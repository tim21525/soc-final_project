==> flow/design.v <==
module uart_receive (
  input wire        rst_n,
  input wire        clk,
  input wire [31:0] clk_div,
  input wire        rx,
  output reg        irq,
  output reg [7:0]  rx_data,
  input wire        rx_finish,
  input wire        fifo_full,
  output reg        frame_err,
  output reg        busy,
  output reg        fifo_w_en
);
  parameter WAIT        = 4'b0000;
  parameter START_BIT   = 4'b0001;
  parameter GET_DATA    = 4'b0010;
  parameter STOP_BIT    = 4'b0011;
  parameter WAIT_READ   = 4'b0100;
  parameter FRAME_ERR   = 4'b0101;
  parameter IRQ         = 4'b0110;
  parameter FIFO        = 4'b0111;
  reg [3:0] state;
  reg [31:0] clk_cnt;
  reg [2:0] rx_index;
always@(*) begin
	case(state)
	STOP_BIT: begin
        if(clk_cnt == (clk_div - 1)) begin
            if(rx == 1'b1) begin
				fifo_w_en = 1'b1;
			end else begin
				fifo_w_en = 1'b0; 
			end
		end	else begin
			fifo_w_en = 1'b0;
		end
	end
	default: begin
		fifo_w_en = 1'b0;
	end
	endcase
end
  always @(posedge clk or negedge rst_n) begin
    if(!rst_n) begin
      state     <= WAIT;
      clk_cnt   <= 32'h0000_0000;
      rx_index  <= 3'b000;
      irq       <= 1'b0;
      frame_err <= 1'b0;
      rx_data   <= 8'h0;
      busy      <= 1'b0;
    end else begin
      case(state)
        WAIT: begin
          irq <= 1'b0;
          frame_err <= 1'b0;
          busy <= 1'b0;
          rx_data <= 8'b0;
          if(rx == 1'b0) begin  
            state <= START_BIT;
          end
        end
        START_BIT: begin
          if(clk_cnt == ((clk_div >> 1) - 1)) begin
            clk_cnt <= 32'h0000_0000;
            if(rx == 1'b0) begin
              state <= GET_DATA;
            end
          end else begin
            clk_cnt <= clk_cnt + 32'h0000_0001;
          end
          busy <= 1'b1;
        end
        GET_DATA: begin
          if(clk_cnt == (clk_div - 1)) begin
            clk_cnt <= 32'h0000_0000;
            if(rx_index == 3'b111) begin
              state <= STOP_BIT;
            end
            rx_index <= rx_index + 3'b001;
            rx_data[rx_index] <= rx;
          end else begin
            clk_cnt <= clk_cnt + 32'h0000_0001;
          end
          busy <= 1'b1;
        end
        STOP_BIT: begin
          if(clk_cnt == (clk_div - 1)) begin
            clk_cnt <= 32'h0000_0000;
            if(rx == 1'b1) begin
              state <= FIFO; 
              frame_err <= 1'b0;
            end else begin
              state <= FRAME_ERR;
              frame_err <= 1'b1;
            end
          end else begin
            clk_cnt <= clk_cnt + 32'h0000_0001;
          end
          busy <= 1'b1;
        end
		FIFO: begin
			if(fifo_full==1'd1) begin
				state <= IRQ;
			end else begin
				state <= WAIT;
			end
			busy <= 1'b0;
		end
        IRQ:begin
          irq <= 1'b1;
          state <= WAIT_READ;
          busy <= 1'b0;
        end
        WAIT_READ: begin
          irq <= 1'b0;
          busy <= 1'b0;
          if(rx_finish)
            state <= WAIT;
          else
            state <= WAIT_READ;
        end
        FRAME_ERR:begin
            state <= WAIT;
            irq <= 0;
            frame_err <= 0;
            busy <= 1'b0;
        end
        default: begin
          state     <= WAIT;
          clk_cnt   <= 32'h0000_0000;
          rx_index  <= 3'b000;
          irq       <= 1'b0;
          rx_data   <= 8'h0;
          frame_err <= 1'b0;
          busy      <= 1'b0;
        end
      endcase
    end
  end
endmodule
Tool chain data of uart_receive
The steps from the RTL of uart_receive to its reports follow in flow order.
Lines are those of the file above, counted from 1.
Operators carry their Yosys type and port widths (W data, S select, Z words).
Library cell names are shortened.
The mark - stands for no value.
- top: uart_receive
- clock port: clk
- cell library: sky130hd
- timing corner: tt_025C_1v80

Word-level counts
Yosys after proc, flatten, opt, wreduce and memory -nomap, before mapping. Memory bits, and registers merged into a memory's read port (data or address), are not among the register bits. Print and check cells are not counted. Equal cells are merged and count once.
- reductions and logical operators at 12
- bitwise logic cells: 6
- multiplexer cells: 25
- noted add/subtract/negate cells: 5
- shifts and indexed selects: 2
- equal/unequal tests at 16
- operator list (cell ; count):
    $pmux W32 S3 ; 1
    $eq A32 B32 Y1 ; 2
    $mux W32 ; 2
    $sub A31 B1 Y32 const B ; 1
    $add A32 B1 Y32 const B ; 1
    $sub A32 B1 Y32 const B ; 1
    $pmux W4 S7 ; 1
    $mux W4 ; 6
    $eq A4 B3 Y1 const B ; 4
    $pmux W8 S2 ; 1
    $ne A2 B2 Y1 const B ; 6
    $reduce_or A5 Y1 ; 2
    $mux W3 ; 3
    $shift A1 B4 Y8 ; 1
    $shift A1 B4 Y8 const A ; 1
    $eq A4 B2 Y1 const B ; 2
    $and A8 B8 Y8 ; 1
    $or A8 B8 Y8 ; 1
    $not A8 Y8 ; 1
    $mux W8 ; 1
    $reduce_or A7 Y1 ; 1
    $reduce_and A2 Y1 ; 3
    $reduce_and A6 Y1 ; 1
    $reduce_or A6 Y1 ; 1
    $pmux W3 S2 ; 1
    $mux W1 ; 6
    $neg A3 Y4 ; 1
    $eq A4 B1 Y1 const B ; 1
Other operator kinds: 9; their cells: 12.
- bits of input ports at 37
- noted register bits: 50

Longest topological paths
Yosys ltp: most cells in a row. Word level: on the elaborated netlist, between registers, memories and ports. Mapped: between sequential cells and ports; inverters and the memories' decode and read muxes count.
- depth in word-level cells: 7
- ABC_AREA at 1
- mapped depth at 20

Mapped cells and area
Yosys stat after the flow's synthesis: flattened, memories mapped to cells. It holds for the ABC_AREA given above (unset counts as 0); a run with the other value may have another netlist.
Totals and module areas in this step are rounded.
- cells by type (cell type ; count):
    dfrtp_1 ; 53
    nand2_1 ; 321
    inv_1 ; 126
    xor2_1 ; 51
    nor2_1 ; 106
    nand3_1 ; 71
    xnor2_1 ; 22
    nor2_2 ; 21
    o21ai_0 ; 26
    nand2_2 ; 19
    nand4_1 ; 18
    ha_1 ; 8
    inv_2 ; 26
    nand3b_1 ; 12
    nor2_4 ; 6
    nor3_1 ; 12
    a21oi_1 ; 11
    clkbuf_1 ; 11
Not listed: further types 24, cells in them 39.
- chip area (Yosys) at 5710 µm²
- flip-flop cells: 54
- area of sequential cells: 1353 µm²
- cells in the netlist at 959
- buffer cells at 17

Timing after synthesis
Source: OpenSTA report_checks on the synthesized netlist (no wires, ideal clock, input and output delay 20% of the period each), path of least setup slack; recovery checks are left aside. Register names are those of the netlist, which keeps one name where synthesis merged equal registers.
- path kind: input port to output port
- from: input port clk_div[1]
- to: output port fifo_w_en
- period at 4710 ps
- required time: 3768 ps
- arrival at 2559 ps
- delay of the path: 1617 ps
- noted input delay: 942 ps
- driving pins on the path: 14
- buffers on the path at 0
- noted path slack: 1209 ps
- synthesis period reached at 3501 ps
"delay of the path" = arrival - input delay + setup time.
At an output port there is no setup time.
"driving pins on the path" counts driving pins, that of a launching flip-flop among them; a cell with two outputs on the path counts twice.
"synthesis period reached" = period - worst setup slack (recovery checks aside). The figure is calculated, with input and output delays left at 20% of the set period.
The rows between start and end are the longest chain of elaborated cells between them; the timing report does not say that the signal goes this way. Where chains are equally long, one stands for them.
Each line given opens the expression or statement behind the cell; cells for indexed reads and writes are added by Yosys, which also makes memories of some case tables.
- cell sequence: inv_1 -> ha_1 -> nand2_2 -> nor2_2 -> nand3_1 -> nor2_2 -> nand2_1 -> nand2_1 -> nand2_1 -> nor2_1 -> nand3_1 -> nor2_2 -> nand3_1 -> nor2_1
- noted cells in the longest elaborated chain: 4
- noted elaborated cells on any way between the ends: 4
- those cells by class: 1 x add/sub; 1 x eq/ne; 2 x mux
- ends and longest elaborated chain, post-synthesis (element ; RTL line ; text):
    from (decl) ; 4 ; input wire [31:0] clk_div,
    $sub A32 B1 Y32 ; 28 ; if(clk_cnt == (clk_div - 1)) begin
    $eq A32 B32 Y1 ; 28 ;
    $mux W1 ; 28 ;
    $mux W1 ; 26 ; case(state)
    to (decl) ; 12 ; output reg        fifo_w_en

Path in the finished layout
Path of least setup slack in the final report of stored run 1 (OpenROAD, finished layout, wires in). Where an end is a register, its clock arrival counts in the times.
The report prints the path's times to 10 ps; the period is as set.
- path kind: input port to output port
- from: input port clk_div[0]
- to: output port fifo_w_en
- arrival at 4490 ps
- period at 6830 ps
- noted input delay: 1370 ps
- noted path slack: 970 ps
- driving pins on the path: 16
- buffers on the path at 2
- required time: 5460 ps
The rows between start and end are the longest chain of elaborated cells between them; the timing report does not say that the signal goes this way. Where chains are equally long, one stands for them.
- cell sequence: clkdlybuf4s50_1 -> inv_2 -> ha_1 -> nand3_1 -> inv_1 -> nand2_1 -> nand2_1 -> nand2_1 -> nor2_1 -> nand3_1 -> nor2_1 -> nand2_1 -> nor2_2 -> nand3_1 -> nor2_1 -> clkdlybuf4s50_1
- noted cells in the longest elaborated chain: 4
- noted elaborated cells on any way between the ends: 4
- those cells by class: 1 x add/sub; 1 x eq/ne; 2 x mux
- ends and longest elaborated chain, post-layout (element ; RTL line ; text):
    from (decl) ; 4 ; input wire [31:0] clk_div,
    $sub A32 B1 Y32 ; 28 ; if(clk_cnt == (clk_div - 1)) begin
    $eq A32 B32 Y1 ; 28 ;
    $mux W1 ; 28 ;
    $mux W1 ; 26 ; case(state)
    to (decl) ; 12 ; output reg        fifo_w_en

==> runs of uart_receive <==
Below are 2 stored runs of the flow (Yosys, OpenROAD; platform sky130hd) on uart_receive, each with its settings and what was measured, unordered. Constraints: input delay and output delay 20% of the set period each, output load 0.01 pF.
"reached clock period" means the clock period less the worst setup slack. The figure is calculated, with input and output delays left at 20% of the set period.
"time used up by the worst setup path" = time allowed to the worst setup path (clock period - input delay - output delay, where it has them) - its slack; a late launch clock adds to it, a late capture clock takes from it.
By "total power after layout" is meant OpenSTA's value without simulated activity: inputs other than the clock are taken to toggle once in ten clock periods, and the tool carries that through the logic.
"time used up by the worst setup path" is known to 10 ps.
Measured values are rounded.

Stored run 1

==> flow/run.sh <==
#!/bin/bash
# the make line also repeats the synthesis and layout settings of config.mk as NAME=value (left out here)
make -C /OpenROAD-flow-scripts/flow DESIGN_CONFIG=/design/flow/config.mk WORK_HOME=/design/flow/orfs CLKGATE_MAP_FILE= finish
==> flow/config.mk <==
export PLATFORM = sky130hd
export DESIGN_NAME = uart_receive
export DESIGN_NICKNAME = uart_receive
export VERILOG_FILES = /design/flow/design.v
export SDC_FILE = /design/flow/constraint.sdc
export NUM_CORES = 4
export LEC_CHECK = 0
export ABC_AREA = 1
export CAP_MARGIN = 20
export CORE_ASPECT_RATIO = 1.83
export CORE_MARGIN = 2
export CORE_UTILIZATION = 39
export CTS_CLUSTER_SIZE = 36
export GPL_ROUTABILITY_DRIVEN = 0
export PLACE_DENSITY_LB_ADDON = 0.21
export SLEW_MARGIN = 30
==> flow/constraint.sdc <==
create_clock -name core_clock -period 6.83 [get_ports {clk}]
set_input_delay 1.3660 -clock core_clock [delete_from_list [all_inputs] [get_ports {clk}]]
set_output_delay 1.3660 -clock core_clock [all_outputs]
set_load 0.01 [all_outputs]

Measured in stored run 1:
- noted the time used up by the worst setup path: 3120 ps
- kind of the worst setup path: input port to output port
- die outline area at 15670 µm²
- standard-cell area after routing: 6506 µm²
- total power after layout at 0.0009944 W
- noted the reached clock period: 5857 ps
- utilization after routing at 45.7 %
- setup slack of the worst path: 973 ps
- final setup TNS: 0 ps
- cell area after synthesis at 5710 µm²

Stored run 2

==> flow/run.sh <==
#!/bin/bash
# the make line also repeats the synthesis and layout settings of config.mk as NAME=value (left out here)
make -C /OpenROAD-flow-scripts/flow DESIGN_CONFIG=/design/flow/config.mk WORK_HOME=/design/flow/orfs CLKGATE_MAP_FILE= finish
==> flow/config.mk <==
export PLATFORM = sky130hd
export DESIGN_NAME = uart_receive
export DESIGN_NICKNAME = uart_receive
export VERILOG_FILES = /design/flow/design.v
export SDC_FILE = /design/flow/constraint.sdc
export NUM_CORES = 4
export LEC_CHECK = 0
export CAP_MARGIN = 20
export CELL_PAD_IN_SITES_GLOBAL_PLACEMENT = 0
export CORE_ASPECT_RATIO = 1.3
export CORE_MARGIN = 5
export CORE_UTILIZATION = 19
export CTS_CLUSTER_DIAMETER = 275
export HOLD_SLACK_MARGIN = 0.28
export SETUP_SLACK_MARGIN = -0.01
export SLEW_MARGIN = 20
export TNS_END_PERCENT = 65
==> flow/constraint.sdc <==
create_clock -name core_clock -period 3.8 [get_ports {clk}]
set_input_delay 0.7600 -clock core_clock [delete_from_list [all_inputs] [get_ports {clk}]]
set_output_delay 0.7600 -clock core_clock [all_outputs]
set_load 0.01 [all_outputs]

Measured in stored run 2:
- noted the time used up by the worst setup path: 2580 ps
- kind of the worst setup path: input port to output port
- die outline area at 30330 µm²
- standard-cell area after routing: 7595 µm²
- total power after layout at 0.001631 W
- noted the reached clock period: 4103 ps
- utilization after routing at 28.6 %
- setup slack of the worst path: -303 ps
- final setup TNS: -303 ps
- cell area after synthesis at 5115 µm²
